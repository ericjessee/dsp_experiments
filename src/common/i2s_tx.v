==> flow/design.v <==
module i2s_tx
#(parameter WORD_SIZE=24)
(
    input bck,
    input lrck,
    input [WORD_SIZE-1:0] l_din,
    input [WORD_SIZE-1:0] r_din,
    output dout
);
reg wsd;
reg wsd_reg;
wire wsp;
assign wsp = wsd_reg ^ wsd;
always @(posedge bck) begin
    wsd <= lrck;
    wsd_reg <= wsd;
end
wire [WORD_SIZE-1:0] sreg_data;
assign dout = sreg_data[WORD_SIZE-1];
wire [WORD_SIZE-1:0] dword;
assign dword = wsd ? r_din : l_din;
shift_register #(.WIDTH(WORD_SIZE)) data_shift_reg(
    .i_clk(!bck),
    .i_rst_n(1'b1),
    .i_sdata(1'b0),
    .i_shift(1'b1),
    .i_load(wsp),
    .i_ldata(dword),
    .o_data(sreg_data),
    .o_carryout()
);
endmodule
module shift_register (
	i_clk,
	i_rst_n,
	i_sdata,
	i_shift,
	i_load,
	i_ldata,
	o_data,
	o_carryout
);
	reg _sv2v_0;
	parameter signed [31:0] WIDTH = 8;
	input wire i_clk;
	input wire i_rst_n;
	input wire i_sdata;
	input wire i_shift;
	input wire i_load;
	input wire [WIDTH - 1:0] i_ldata;
	output reg [WIDTH - 1:0] o_data;
	output reg o_carryout;
	reg [WIDTH - 1:0] data;
	always @(posedge i_clk)
		if (!i_rst_n) begin
			data <= 1'sb0;
			o_carryout <= 1'b0;
		end
		else if (i_load) begin
			data <= i_ldata;
			o_carryout <= 1'b0;
		end
		else if (i_shift) begin
			data[0] <= i_sdata;
			begin : sv2v_autoblock_1
				reg signed [31:0] i;
				for (i = 1; i < WIDTH; i = i + 1)
					data[i] <= data[i - 1];
			end
			o_carryout <= data[WIDTH - 1];
		end
	always @(*) begin
		if (_sv2v_0)
			;
		o_data = data;
	end
	initial _sv2v_0 = 0;
endmodule
Tool chain data of i2s_tx
Tool output for the design above, in the order of the flow.
Line numbers count from 1 in the design file above.
Library cell names are shortened.
{"block": "design", "top": "i2s_tx", "clock_port": "bck", "lib": "sky130hd", "lib_corner": "tt_025C_1v80"}

Word-level counts
Yosys after proc, flatten, opt, wreduce and memory -nomap, before mapping. Enables and synchronous resets that opt folds into registers are not counted as muxes. Memory bits, and registers merged into a memory's read port (data or address), are not among the register bits. Print and check cells are not counted. Equal cells are merged and count once.
{"block": "bits", "regBits": 26, "input_bits": 50, "out_inout_bits": 1, "elab_cells": 29}
{"block": "classes", "muxes": 24, "logic": 1}
{"block": "ops", "op": "24-bit two-way mux", "n": 1}
{"block": "ops", "op": "1-bit two-way mux", "n": 23}
{"block": "ops", "op": "1-bit XOR", "n": 1}

Depth
Longest topological path by Yosys (ltp), each cell counted once; first at word level (registers and memories cut), then after technology mapping (sequential cells cut; the memories' decode and read muxes count).
{"block": "logic_depth", "depth_word": 2, "ABC_AREA": 0, "ltp_mapped": 5, "ltp_nobuf": 2}

Mapped cells and area
Source: synth_stat.txt of the flow (Yosys; design flattened, memories mapped). It holds for the ABC_AREA given above (unset counts as 0); a run with the other value may have another netlist.
{"block": "synth_totals", "mapped_cells": 108, "mapped_area_um2": 1332.5, "sequential_area_um2": 520.5, "flip_flops": 26, "buf_cells": 9}
{"block": "by_type", "cell_type": "mux2i_1", "n": 69, "area_total_um2": 690.662}
{"block": "by_type", "cell_type": "dfxtp_1", "n": 26, "area_total_um2": 520.499}
{"block": "by_type", "cell_type": "buf_12", "n": 3, "area_total_um2": 60.058}
{"block": "by_type", "cell_type": "buf_2", "n": 3, "area_total_um2": 15.014}
{"block": "by_type", "cell_type": "buf_6", "n": 1, "area_total_um2": 11.261}
{"block": "by_type", "cell_type": "buf_4", "n": 1, "area_total_um2": 7.507}
{"block": "by_type", "cell_type": "clkbuf_4", "n": 1, "area_total_um2": 7.507}
{"block": "by_type", "cell_type": "nand3b_1", "n": 1, "area_total_um2": 7.507}
{"block": "by_type", "cell_type": "o21ai_1", "n": 1, "area_total_um2": 5.005}
{"block": "by_type", "cell_type": "inv_1", "n": 1, "area_total_um2": 3.754}
{"block": "by_type", "cell_type": "nand2_1", "n": 1, "area_total_um2": 3.754}
By module: a second synthesis without flattening, with its own total; a netlist apart from the flattened one above.
{"block": "unflattened", "hier_cells": 143, "area_unflattened_um2": 1789.2}
Rows give one instance, submodules left out.
{"block": "modules", "module": "shift_register (WIDTH=24)", "n_inst": 1, "n_cells": 110, "mod_area_um2": 1336.3, "seq_area_um2": 500.5}
{"block": "modules", "module": "i2s_tx", "n_inst": 1, "n_cells": 33, "mod_area_um2": 452.9, "seq_area_um2": 40.0}

Top module i2s_tx; platform sky130hd; tools Yosys and OpenROAD; 2 stored runs in no particular order. Input and output delays are each 20% of the period that was set; the output load is 0.01 pF.
By "fin_power_mw" is meant OpenSTA's value without simulated activity: inputs other than the clock are taken to toggle once in ten clock periods, and the tool carries that through the logic.

{"run": "entry A", "settings": { "period_ns": 2.22, "CORE_UTILIZATION": 37, "CAP_MARGIN": 20, "CORE_MARGIN": 2, "SLEW_MARGIN": 20 }, "results": { "hold_ws_ns": 0.530, "setup_tns_ns": -0.130, "post_synth_area_um2": 1332.5, "dieArea_um2": 4097.3, "fin_util_frac": 0.588, "fin_power_mw": 1.221, "timing.setup.ws_ns": -0.130, "finalCellArea_um2": 1994.4 }}
{"run": "entry B", "settings": { "period_ns": 1.67, "CORE_UTILIZATION": 25, "PLACE_DENSITY": 0.42, "CORE_ASPECT_RATIO": 1.16, "CORE_MARGIN": 8, "CELL_PAD_IN_SITES_GLOBAL_PLACEMENT": 1, "TNS_END_PERCENT": 75, "ABC_AREA": 1, "GPL_TIMING_DRIVEN": 0, "CTS_CLUSTER_SIZE": 33, "CAP_MARGIN": 20, "SLEW_MARGIN": 20 }, "results": { "timing.setup.ws_ns": -0.252, "finalCellArea_um2": 2108.3, "fin_power_mw": 1.722, "hold_ws_ns": 0.372, "fin_util_frac": 0.449, "dieArea_um2": 7309.3, "post_synth_area_um2": 1206.2, "setup_tns_ns": -3.734 }}
