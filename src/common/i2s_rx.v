==> flow/design.v <==
module i2s_rx
#(parameter WORD_SIZE=32)
(
    input bck,
    input lrck,
    input din,
    output reg [WORD_SIZE-1:0] l_dout,
    output reg [WORD_SIZE-1:0] r_dout
);
reg wsd;
reg wsd_reg;
wire wsp;
assign wsp = wsd_reg ^ wsd;
always @(posedge bck) begin
    wsd <= lrck;
    wsd_reg <= wsd;
end
reg [15:0] word_ctr;
wire word_ctr_en;
assign word_ctr_en = !(word_ctr == WORD_SIZE);
always @(negedge bck) begin
    if (wsp) begin
        word_ctr <= WORD_SIZE-1;
    end else if (word_ctr_en) begin
        word_ctr <= word_ctr - 16'b1;
    end
end
reg [WORD_SIZE-1:0] data;
always @(posedge bck) begin
    data[word_ctr] <= din;
end
wire l_wen;
wire r_wen;
assign l_wen = !wsd & wsp;
assign r_wen = wsd & wsp;
integer i;
always @(posedge bck) begin
    for (i=0; i<WORD_SIZE; i=i+1) begin
        if (l_wen) begin
            l_dout <= data;
        end
        if (r_wen) begin
            r_dout <= data;
        end
    end
end
endmodule
Tool chain data of i2s_rx
The steps from the RTL of i2s_rx to its reports follow in flow order.
Line numbers count from 1 in the design file above.
Library cell names are shortened.
The mark n/a stands for no value.
Set-up
  design top: i2s_rx
  clock input: bck
  library: sky130hd
  library corner: tt_025C_1v80

Word level
Source: Yosys, flattened and elaborated, memories not mapped. Widths are those after wreduce. Registers that Yosys merges into a memory's read port (data or address) are not register bits. Print and check cells do not count. Equal cells are merged and count once.
Storage and ports
  output and inout port bits: 64
  input bits: 3
  elaborated cells: 20
  flip-flop bits (word level): 114
Cells by class
  equality and inequality tests: 1
  reduce/logical cells: 1
  shifts and indexed selects: 2
  add/subtract/negate cells: 2
  bitwise gates (word level): 6
  mux-type cells: 2
Operators by type and width (number)
  2-to-1 mux 32 bit: 2
  variable shift 1 x 17 -> 32 bit: 1
  variable shift 1 x 17 -> 32 bit (first input constant): 1
  AND 32 bit: 1
  OR 32 bit: 1
  inverter 32 bit: 1
  negation 16 -> 17 bit: 1
  subtractor 16 x 1 -> 16 bit (second input constant): 1
  equality test 16 x 6 -> 1 bit (second input constant): 1
  AND 1 bit: 2
  bitwise XOR 1 bit: 1
  logical NOT 1 bit: 1

Longest topological paths
Depth = most cells in a row (Yosys ltp): at word level without a register or memory, in the mapped netlist without a sequential cell, where the memories' decode and read muxes count.
Depth
  depth in word-level cells: 5
  ABC_AREA: 0
  mapped depth: 12
  gate-level depth less buffers: 9

Synthesis result
The flow's flattened synthesis, as Yosys stat reports it; memories are mapped. The netlist is that of the ABC_AREA named above (0 if unset); the other value can give another one.
Totals and module areas in this step are rounded.
Synthesis totals
  area of sequential cells: 0.00292 mm^2
  mapped flip-flops: 114
  synthesis area: 0.0048 mm^2
  buffer cells: 29
  cells in the netlist: 396
Cells by type
  edfxtp_1: number 64, area in all 1.92E+03 um^2
  dfxtp_1: number 50, area in all 1000.96 um^2
  mux2_1: number 32, area in all 360.346 um^2
  nand4_1: number 30, area in all 187.68 um^2
  nor2_1: number 42, area in all 157.651 um^2
  nand2_1: number 28, area in all 105.101 um^2
  xor2_1: number 10, area in all 87.584 um^2
  nor3_1: number 13, area in all 65.062 um^2
  nand4_2: number 5, area in all 62.56 um^2
  clkbuf_1: number 14, area in all 52.55 um^2
  xnor2_1: number 6, area in all 52.55 um^2
  ha_1: number 4, area in all 50.048 um^2
  buf_6: number 4, area in all 45.043 um^2
  buf_2: number 8, area in all 40.038 um^2
  o21ai_0: number 7, area in all 35.034 um^2
  o22a_1: number 4, area in all 35.034 um^2
  inv_1: number 9, area in all 33.782 um^2
  nand3_1: number 6, area in all 30.029 um^2
Other cell types: 34; their cells: 60.

# Flow runs of i2s_rx

Flow measurements of i2s_rx on sky130hd: 2 stored runs with different settings, listed in no order. Input and output delays are each 20% of the period that was set; the output load is 0.01 pF.
"power": no workload was simulated; the value follows from the tool's default switching activity.
Values from the reports are rounded here.

Flow run A
==> flow/run.sh <==
#!/bin/bash
# the make line also repeats the synthesis and layout settings of config.mk as NAME=value (left out here)
make -C /OpenROAD-flow-scripts/flow DESIGN_CONFIG=/design/flow/config.mk WORK_HOME=/design/flow/orfs CLKGATE_MAP_FILE= finish
==> flow/config.mk <==
export PLATFORM = sky130hd
export DESIGN_NAME = i2s_rx
export DESIGN_NICKNAME = i2s_rx
export VERILOG_FILES = /design/flow/design.v
export SDC_FILE = /design/flow/constraint.sdc
export NUM_CORES = 4
export LEC_CHECK = 0
export CAP_MARGIN = 20
export CORE_MARGIN = 2
export CORE_UTILIZATION = 40
export SETUP_SLACK_MARGIN = 0.48
export SLEW_MARGIN = 20
==> flow/constraint.sdc <==
create_clock -name core_clock -period 6.3 [get_ports {bck}]
set_input_delay 1.2600 -clock core_clock [delete_from_list [all_inputs] [get_ports {bck}]]
set_output_delay 1.2600 -clock core_clock [all_outputs]
set_load 0.01 [all_outputs]

==> results of flow run A <==
chip area after synthesis (Yosys): 0.0048 mm^2
die area: 0.0129 mm^2
utilization: 0.58
worst setup slack after layout: 0.217 ns
total negative slack: 0.000 ns
worst hold slack: 0.372 ns
power: 2.13 mW

Flow run B
==> flow/run.sh <==
#!/bin/bash
# the make line also repeats the synthesis and layout settings of config.mk as NAME=value (left out here)
make -C /OpenROAD-flow-scripts/flow DESIGN_CONFIG=/design/flow/config.mk WORK_HOME=/design/flow/orfs CLKGATE_MAP_FILE= finish
==> flow/config.mk <==
export PLATFORM = sky130hd
export DESIGN_NAME = i2s_rx
export DESIGN_NICKNAME = i2s_rx
export VERILOG_FILES = /design/flow/design.v
export SDC_FILE = /design/flow/constraint.sdc
export NUM_CORES = 4
export LEC_CHECK = 0
export CAP_MARGIN = 20
export CELL_PAD_IN_SITES_DETAIL_PLACEMENT = 0
export CORE_MARGIN = 2
export CORE_UTILIZATION = 33
export CTS_CLUSTER_SIZE = 44
export PLACE_DENSITY_LB_ADDON = 0.23
export SETUP_SLACK_MARGIN = 1.73
export SLEW_MARGIN = 15
==> flow/constraint.sdc <==
create_clock -name core_clock -period 5.89 [get_ports {bck}]
set_input_delay 1.1780 -clock core_clock [delete_from_list [all_inputs] [get_ports {bck}]]
set_output_delay 1.1780 -clock core_clock [all_outputs]
set_load 0.01 [all_outputs]

==> results of flow run B <==
chip area after synthesis (Yosys): 0.0048 mm^2
die area: 0.0155 mm^2
utilization: 0.457
worst setup slack after layout: 0.077 ns
total negative slack: 0.000 ns
worst hold slack: 0.382 ns
power: 2.33 mW
